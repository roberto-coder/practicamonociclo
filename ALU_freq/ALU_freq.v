==> flow/design.v <==
 module ALUbitN(
	input a_i,
	input b_i,
	input c_i,
	input invert_i,
	input less_i,
	input lessu_i,
	input [3:0] operacion_i,
	output reg resultado_o,
	output c_o,
	output set_o
 );
	wire ab1_w;  
	wire ab2_w;  
	wire ab3_w;  
	wire nob_w; 
	wire selb_w; 
	wire salidasum_w;
	assign ab1_w = a_i & selb_w;
	assign ab2_w = a_i | selb_w;
	assign ab3_w = a_i ^ selb_w;
	assign nob_w = ~b_i;
	assign selb_w = (invert_i) ? nob_w : b_i;
	Fulladder falbit(
		.a_i		(a_i),
		.b_i		(selb_w),
		.c_i		(c_i),
		.c_o		(c_o),
		.s_o		(salidasum_w)
	);
	assign set_o=salidasum_w;
	always@(*)
	begin
		case(operacion_i)
			4'b0000: resultado_o = ab1_w;  
			4'b0001: resultado_o = ab2_w;  
			4'b0010: resultado_o = salidasum_w;  
			4'b0011: resultado_o = less_i;  
			4'b0100: resultado_o = ab3_w;  
			4'b0101: resultado_o = lessu_i;  
			4'b0110: resultado_o = a_i;  
			4'b0111: resultado_o = a_i;  
			4'b1000: resultado_o = a_i;  
			default: resultado_o = 1'b0;
		endcase
	end
 endmodule
module ALUNBits #(
	parameter	N = 4
)
(
	input 			[N-1:0] a_i,
	input 			[N-1:0] b_i,
	input 			c_i,
	input 			invert_i,
	input 			less_i,
	input 			[3:0] operacion_i,
	output reg	 	[N-1:0] resultado_o,
	output 			c_o,
	output 			zeroflag_o
);
	wire   [N:0]   carries_w;
	wire	 set_o;
	assign carries_w[0] = c_i;
	wire	 [N-1:0] restmp_w;
	assign zeroflag = ~|(resultado_o);
	genvar i;
	generate
		for(i = 0; i < N; i = i + 1)
			begin:alubucle
				case(i)
					0:
						ALUbitN ALU1Bit(
							.a_i				(a_i[i]),
							.b_i				(b_i[i]),
							.c_i				(carries_w[i]),
							.invert_i		(invert_i),
							.less_i			(set_o),
							.lessu_i			(~carries_w[N]),
							.operacion_i	(operacion_i),
							.resultado_o	(restmp_w[i]),
							.c_o				(carries_w[i+1])
						);
					N-1:
						ALUbitN ALUBitN_1(
							.a_i				(a_i[i]),
							.b_i				(b_i[i]),
							.c_i				(carries_w[i]),
							.invert_i		(invert_i),
							.less_i			(1'b0),
							.lessu_i			(1'b0),
							.operacion_i	(operacion_i),
							.resultado_o	(restmp_w[i]),
							.c_o				(carries_w[i+1]),
							.set_o			(set_o)
						);
					default:
						ALUbitN ALUBitX(
							.a_i				(a_i[i]),
							.b_i				(b_i[i]),
							.c_i				(carries_w[i]),
							.invert_i		(invert_i),
							.less_i			(1'b0),
							.lessu_i			(1'b0),
							.operacion_i	(operacion_i),
							.resultado_o	(restmp_w[i]),
							.c_o				(carries_w[i+1])
						);
				endcase
			end
	endgenerate
	always@(*)
	begin
		case(operacion_i)
			4'b0110: resultado_o = restmp_w >> b_i;  
			4'b0111: resultado_o = restmp_w << b_i;  
			4'b1000: resultado_o = restmp_w >>> b_i;  
			default: resultado_o = restmp_w;  
		endcase
	end
	assign c_o = carries_w[N];
endmodule
module ALU_freq (
	input [2:0] addra_i,
	input [2:0] addrb_i,
	input c_i,
	input invert_i,
	input [2:0] operacion_i,
	input	 [1:0] seloperacion_i,
	input clk_i,
	input async_reset_i,
	output	c_o,
	output	ex_zeroflag_o
);
	wire	[31:0] opea_w;
	wire	[31:0] opeb_w;
	reg 	[31:0] monitor_o;
	wire 	[31:0] salida_o;
	wire	[31:0] Qopea_w;
	wire	[31:0] Qopeb_w;
	wire 	Qc_i;
	wire 	Qinvert_i;
	wire 	[2:0] Qoperacion_i;
	wire 	Qc_o;
	wire 	[2:0] Qsalida_o;
	wire 	Qbranch_flag_o;
	memoria_a mema(
		.addr_i		(addra_i),
		.operador_o	(opea_w)
	);
	memoria_b memb(
		.addr_i		(addrb_i),
		.operador_o	(opeb_w)
	);
	PrimerFlipFlop FFin(
		.clk_i(clk_i),
		.async_reset_i(async_reset_i), 
		.Da_i(opea_w), 
		.Db_i(opeb_w), 
		.Dc_i(c_i),
		.Doperacion_i(operacion_i), 
		.Dinvert_i(invert_i), 
		.Qa_o(Qopea_w), 
		.Qb_o(Qopeb_w), 
		.Qc_o(Qc_i),
		.Qoperacion_o(Qoperacion_i),
		.Qinvert_o(Qinvert_i)
	);
	ALUNBits #(
		.N	(32)
	)
	ALUNBits(
		.a_i				(Qopea_w),
		.b_i				(Qopeb_w),
		.c_i				(Qc_i),
		.invert_i		(Qinvert_i),
		.operacion_i	(Qoperacion_i),
		.resultado_o	(salida_o),
		.c_o				(c_o),
		.zeroflag_o		(ex_zeroflag_o)
	);
	always @(*)
	begin
		case (seloperacion_i)
			2'b00:
				monitor_o = salida_o;
			2'b01:
				monitor_o = opea_w;
			2'b10:
				if (invert_i)
					monitor_o	= ~opeb_w;
				else
					monitor_o	= opeb_w;
			default:
				monitor_o = 32'b0;
		endcase
	end
	SegundoFlipFlop FFout(	
		.clk_i(clk_i),
		.async_reset_i(async_reset_i),
		.Dc_i(c_o), 
		.Dsalida_i(salida_o), 
		.Dbranch_flag_o(ex_zeroflag_o), 
		.Qc_o(Qc_o),
		.Qsalida_o(Qsalida_o),
		.Qbranch_flag_o(Qbranch_flag_o)
	);
endmodule
module Fulladder(
	input	a_i,
	input b_i,
	input c_i,
	output c_o,
	output s_o
);
 wire axorb_w;
 assign axorb_w = a_i ^ b_i;
 wire canda_w;
 wire candb_w;
 wire banda_w;
 assign canda_w = c_i & a_i;
 assign candb_w = c_i & b_i;
 assign banda_w = b_i & a_i;
 assign s_o = c_i ^ axorb_w;
 assign c_o = canda_w | candb_w | banda_w;
endmodule
module PrimerFlipFlop(
	input clk_i,
	input async_reset_i, 
	input [31:0] Da_i, 
	input [31:0] Db_i, 
	input Dc_i,
	input [2:0] Doperacion_i, 
	input Dinvert_i, 
	output reg [31:0] Qa_o, 
	output reg [31:0] Qb_o, 
	output reg Qc_o,
	output reg [2:0] Qoperacion_o,
	output reg Qinvert_o
);
	always @(posedge clk_i,negedge async_reset_i) 
		begin
			 if(async_reset_i == 1'b0) begin
				  Qa_o <= 1'b0; 
				  Qb_o <= 1'b0;
				  Qc_o <= 1'b0;
				  Qoperacion_o <= 1'b0;
				  Qinvert_o <= 1'b0;
			 end else begin
				  Qa_o <= Da_i; 
				  Qb_o <= Db_i; 
				  Qc_o <= Dc_i; 
				  Qoperacion_o <= Doperacion_i; 
				  Qinvert_o <= Dinvert_i; 
			 end
		end
endmodule 
module SegundoFlipFlop(
	input clk_i,
	input async_reset_i, 
	input Dc_i, 
	input [31:0] Dsalida_i, 
	input Dbranch_flag_o, 
	output reg Qc_o,
	output reg [31:0] Qsalida_o,
	output reg Qbranch_flag_o
);
	always @(posedge clk_i,negedge async_reset_i) 
		begin
			 if(async_reset_i == 1'b0) begin
				  Qc_o <= 1'b0;
				  Qsalida_o <= 1'b0;
				  Qbranch_flag_o <= 1'b0;
			 end else begin
				  Qc_o <= Dc_i; 
				  Qsalida_o <= Dsalida_i; 
				  Qbranch_flag_o <= Dbranch_flag_o;
			 end
		end
endmodule 
module memoria_a (
	input 	[2:0] addr_i,
	output 	[31:0] operador_o
);
	reg [31:0] memory [2**3-1:0];
	initial
	begin
		memory [0] = 32'b0011_0101_0000_1111_0110_1001_1001_0010;
		memory [1] = 32'b0000_0000_0000_0000_0000_0000_0000_0001;
		memory [2] = 32'h8000_0000;
	end
	assign operador_o = memory[addr_i];
endmodule
module memoria_b (
	input 	[2:0] addr_i,
	output 	[31:0] operador_o
);
	reg [31:0] memory [2**3-1:0];
	initial
	begin
		memory [0] = 32'b1111_1111_0000_0000_1111_1111_0000_0000;
		memory [1] = 32'b0011_0101_0000_1111_0110_1001_1001_0011;
		memory [2] = 32'h8000_0000;
		memory [3] = 32'h0;
		memory [4] = 32'h1;
		memory [5] = 32'h8;
		memory [6] = 32'd31;
	end
	assign operador_o = memory[addr_i];
endmodule
* Tool chain data of ALU_freq
Tool output for the design above, in the order of the flow. Lines are those of the file above, counted from 1. Operators: Yosys type, input widths -> output width; for muxes data width and select width s. Cell names lack the library's common part. The mark - stands for no value.
Set-up: design top ALU_freq, clock input clk_i, library sky130hd, timing corner tt_025C_1v80

* Word level
Counts by Yosys on the flattened word-level netlist (proc, flatten, opt, wreduce; memories kept). Register bits leave out memories and registers merged into their read ports (data or address); mux counts leave out enables and synchronous resets folded into registers. Print and check cells are left out. Yosys's memory passes give these memory sizes; they may raise the number of words (mostly to a power of two), join words into wider ones and drop unused or constant bits.
Bit counts: register bits after elaboration 66, latch bits 0, RAM bits 0, memory bits (read-only) 344, word width x clocked read ports 43, memories 2, input bits 15, output and inout port bits 2
Memory list:
- memb.memory | depth 8, width 26, rd ports 1, write ports 0, RTL line 298 | reg [31:0] memory [2**3-1:0];
- mema.memory | depth 8, width 17, rd ports 1, write ports 0, RTL line 285 | reg [31:0] memory [2**3-1:0];
Operators by class: $add $sub $neg 0, $mul 0, divide/modulo/power cells 0, $lt $le $gt $ge 0, eq/ne operators 0, shift operators 0, mux-type cells 32, bitwise operators 192, reductions and logical operators 2
Operators by type and width (number):
- $and 1x1->1 | 96
- $or 1x1->1 | 64
- $not 1->1 | 32
- $mux 1 | 32
- $logic_not 1->1 | 2

* Logic depth
Yosys ltp: most cells in a row. Word level: on the elaborated netlist, between registers, memories and ports. Mapped: between sequential cells and ports; inverters and the memories' decode and read muxes count.
Depth: depth after elaboration 98, ABC_AREA 0, mapped depth 5

* After synthesis
Yosys stat after the flow's synthesis: flattened, memories mapped to cells. It holds for the ABC_AREA given above (unset counts as 0); a run with the other value may have another netlist.
Mapped netlist: cell count 40, cell area after synthesis 483.0 sq um, flip-flops 13, buffers 1
Cell types:
- dfrtp_1 | number 13, total area 325.312 sq um
- maj3_2 | number 2, total area 22.522 sq um
- nor2_1 | number 5, total area 18.768 sq um
- a22oi_1 | number 2, total area 15.014 sq um
- inv_1 | number 3, total area 11.261 sq um
- nand2_1 | number 3, total area 11.261 sq um
- mux2i_1 | number 1, total area 10.01 sq um
- xor2_1 | number 1, total area 8.758 sq um
- buf_4 | number 1, total area 7.507 sq um
- o21a_1 | number 1, total area 7.507 sq um
- and2_1 | number 1, total area 6.256 sq um
- nand4_1 | number 1, total area 6.256 sq um
- nor2b_1 | number 1, total area 6.256 sq um
- nor4_1 | number 1, total area 6.256 sq um
- or2_2 | number 1, total area 6.256 sq um
- nor3_1 | number 1, total area 5.005 sq um
- o21ai_0 | number 1, total area 5.005 sq um
- conb_1 | number 1, total area 3.754 sq um
The figures by module come from a second, unflattened synthesis with its own total; it is not the netlist above.
Unflattened totals: cell total of the unflattened synthesis 1204, area (unflattened synthesis) 11758.8 sq um
Each row is one instance without its submodules.
By module:
- ALUNBits (N=32) | instances 1, cells 586, area 4999.8 sq um, sequential area 0.0 sq um
- ALUbitN | instances 32, cells 14, area 121.4 sq um, sequential area 0.0 sq um
- PrimerFlipFlop | instances 1, cells 69, area 1726.7 sq um, sequential area 1726.7 sq um
- Fulladder | instances 32, cells 1, area 20.0 sq um, sequential area 0.0 sq um
- memoria_b | instances 1, cells 35, area 257.7 sq um, sequential area 0.0 sq um
- memoria_a | instances 1, cells 33, area 246.5 sq um, sequential area 0.0 sq um
- ALU_freq | instances 1, cells 1, area 3.8 sq um, sequential area 0.0 sq um

* Path before layout
Path of least setup slack by OpenSTA after synthesis, without wires, with an ideal clock, recovery checks aside; 20% of the period is set as input and as output delay. Where synthesis merged equal registers, the netlist keeps one of their names.
Timing path after synthesis: path type reg2out, start reg FFin.Qa_o[0], end out c_o, clock period 1.79 ns, external output delay 0.358 ns, time at the first pin 0.000 ns, arrival 1.184 ns, required time 1.432 ns, slack 0.248 ns, path delay 1.184 ns, stages 5, synthesis period reached 1.542 ns
"path delay" is the arrival time less input delay plus setup time. A path that ends at an output port has no setup time. "stages" counts driving pins, that of a launching flip-flop among them; a cell with two outputs on the path counts twice. "synthesis period reached" = period - worst setup slack (recovery checks aside). The figure is calculated, with input and output delays left at 20% of the set period. The rows between start and end are the longest chain of elaborated cells between them; the timing report does not say that the signal goes this way. Where chains are equally long, one stands for them. A line is the first line of the expression or statement that the cell stems from. Yosys adds cells for indexed reads and writes and turns some case tables into memories.
Between the ends, after synthesis: cells stage by stage dfrtp_1 > maj3_2 > a22oi_1 > nor2_1 > maj3_2, cells in the longest elaborated chain 96, elaborated cells on any way between the ends 128, classes of those cells 128 x logic
RTL lines, path after synthesis:
- start, declared | RTL line 235 | output reg [31:0] Qa_o,
- $and 1x1->1 | RTL line 221 | assign canda_w = c_i & a_i;
- $or 1x1->1 (2 in a row) | RTL line 225 | assign c_o = canda_w | candb_w | banda_w;
- $and 1x1->1 | RTL line 221
- $or 1x1->1 (2 in a row) | RTL line 225
- $and 1x1->1 | RTL line 221
- $or 1x1->1 (2 in a row) | RTL line 225
- $and 1x1->1 | RTL line 221
- [... 75 more ...]
- $or 1x1->1 (2 in a row) | RTL line 225
- $and 1x1->1 | RTL line 221
- $or 1x1->1 (2 in a row) | RTL line 225
- $and 1x1->1 | RTL line 221
- $or 1x1->1 (2 in a row) | RTL line 225
- $and 1x1->1 | RTL line 221
- $or 1x1->1 (2 in a row) | RTL line 225
- end, declared | RTL line 132 | output c_o,

* Worst path after layout
Path of least setup slack in the final report of entry B (OpenROAD, finished layout, wires in). Where an end is a register, its clock arrival counts in the times.
Timing path after layout: path type reg2out, start reg FFin.Qc_o, end out c_o, clock period 1.33 ns, external output delay 0.27 ns, time at the first pin 0.27 ns, arrival 1.61 ns, required time 1.06 ns, slack -0.54 ns, stages 6
The rows between start and end are the longest chain of elaborated cells between them; the timing report does not say that the signal goes this way. Where chains are equally long, one stands for them.
Between the ends, after layout: cells stage by stage dfrtp_1 > maj3_2 > a22oi_2 > nor2_1 > maj3_2 > buf_6, cells in the longest elaborated chain 96, elaborated cells on any way between the ends 128, source lines of those cells 3, classes of those cells 128 x logic
RTL lines, path after layout:
- start, declared | RTL line 237 | output reg Qc_o,
- start, assigned | RTL line 246 | Qc_o <= 1'b0;
- start, assigned | RTL line 252 | Qc_o <= Dc_i;
- $and 1x1->1 | RTL line 221 | assign canda_w = c_i & a_i;
- $or 1x1->1 (2 in a row) | RTL line 225 | assign c_o = canda_w | candb_w | banda_w;
- $and 1x1->1 | RTL line 221
- $or 1x1->1 (2 in a row) | RTL line 225
- $and 1x1->1 | RTL line 221
- $or 1x1->1 (2 in a row) | RTL line 225
- $and 1x1->1 | RTL line 221
- [... 75 more ...]
- $or 1x1->1 (2 in a row) | RTL line 225
- $and 1x1->1 | RTL line 221
- $or 1x1->1 (2 in a row) | RTL line 225
- $and 1x1->1 | RTL line 221
- $or 1x1->1 (2 in a row) | RTL line 225
- $and 1x1->1 | RTL line 221
- $or 1x1->1 (2 in a row) | RTL line 225
- end, declared | RTL line 132 | output c_o,

Flow measurements of ALU_freq on sky130hd: 2 stored runs with different settings, listed in no order. Input and output delays are each 20% of the period that was set; the output load is 0.01 pF.
"clock period achieved" means the clock period less the worst setup slack. The figure is calculated, with input and output delays left at 20% of the set period.
"allowed time less slack (worst setup path)": the worst setup path's part of the clock period (all of it between registers, 20% less for each end at a port) less its slack. A launch clock that arrives late makes it longer, a capture clock that arrives late makes it shorter.
"total power after layout" rests on the timing tool's default activity at the inputs, not on a simulated workload.

[entry A] flow files
==> flow/run.sh <==
#!/bin/bash
# the make line also repeats the synthesis and layout settings of config.mk as NAME=value (left out here)
make -C /OpenROAD-flow-scripts/flow DESIGN_CONFIG=/design/flow/config.mk WORK_HOME=/design/flow/orfs CLKGATE_MAP_FILE= finish
==> flow/config.mk <==
export PLATFORM = sky130hd
export DESIGN_NAME = ALU_freq
export DESIGN_NICKNAME = ALU_freq
export VERILOG_FILES = /design/flow/design.v
export SDC_FILE = /design/flow/constraint.sdc
export NUM_CORES = 4
export LEC_CHECK = 0
export CAP_MARGIN = 40
export CORE_MARGIN = 4
export CORE_UTILIZATION = 62
export CTS_CLUSTER_SIZE = 59
export GPL_TIMING_DRIVEN = 0
export MAX_ROUTING_LAYER = met5
export MIN_ROUTING_LAYER = met1
export PLACE_DENSITY_LB_ADDON = 0.28
export SETUP_SLACK_MARGIN = -0.08
export SLEW_MARGIN = 10
==> flow/constraint.sdc <==
create_clock -name core_clock -period 1.1 [get_ports {clk_i}]
set_input_delay 0.2200 -clock core_clock [delete_from_list [all_inputs] [get_ports {clk_i}]]
set_output_delay 0.2200 -clock core_clock [all_outputs]
set_load 0.01 [all_outputs]

[entry A] result: unfinished; error PDN-0185 in floorplanning

[entry B] flow files
==> flow/run.sh <==
#!/bin/bash
# the make line also repeats the synthesis and layout settings of config.mk as NAME=value (left out here)
make -C /OpenROAD-flow-scripts/flow DESIGN_CONFIG=/design/flow/config.mk WORK_HOME=/design/flow/orfs CLKGATE_MAP_FILE= finish
==> flow/config.mk <==
export PLATFORM = sky130hd
export DESIGN_NAME = ALU_freq
export DESIGN_NICKNAME = ALU_freq
export VERILOG_FILES = /design/flow/design.v
export SDC_FILE = /design/flow/constraint.sdc
export NUM_CORES = 4
export LEC_CHECK = 0
export CAP_MARGIN = 20
export CELL_PAD_IN_SITES_DETAIL_PLACEMENT = 0
export CORE_MARGIN = 2
export CORE_UTILIZATION = 30
export CTS_CLUSTER_DIAMETER = 133
export GPL_TIMING_DRIVEN = 0
export PLACE_DENSITY_LB_ADDON = 0.18
export SETUP_SLACK_MARGIN = 0.3
export SLEW_MARGIN = 20
==> flow/constraint.sdc <==
create_clock -name core_clock -period 1.33 [get_ports {clk_i}]
set_input_delay 0.2660 -clock core_clock [delete_from_list [all_inputs] [get_ports {clk_i}]]
set_output_delay 0.2660 -clock core_clock [all_outputs]
set_load 0.01 [all_outputs]

[entry B] result: smallest hold slack 0.275 ns; clock period achieved 1.871 ns; post-layout utilization 41.5%; area of the standard cells in the finished layout 625.6 sq um; total power after layout 0.7450 mW; lowest setup slack -0.541 ns; chip area after synthesis (Yosys) 483.0 sq um; allowed time less slack (worst setup path) 1.61 ns; worst path kind reg2out; total negative setup slack -0.541 ns; overall die area 1947.0 sq um
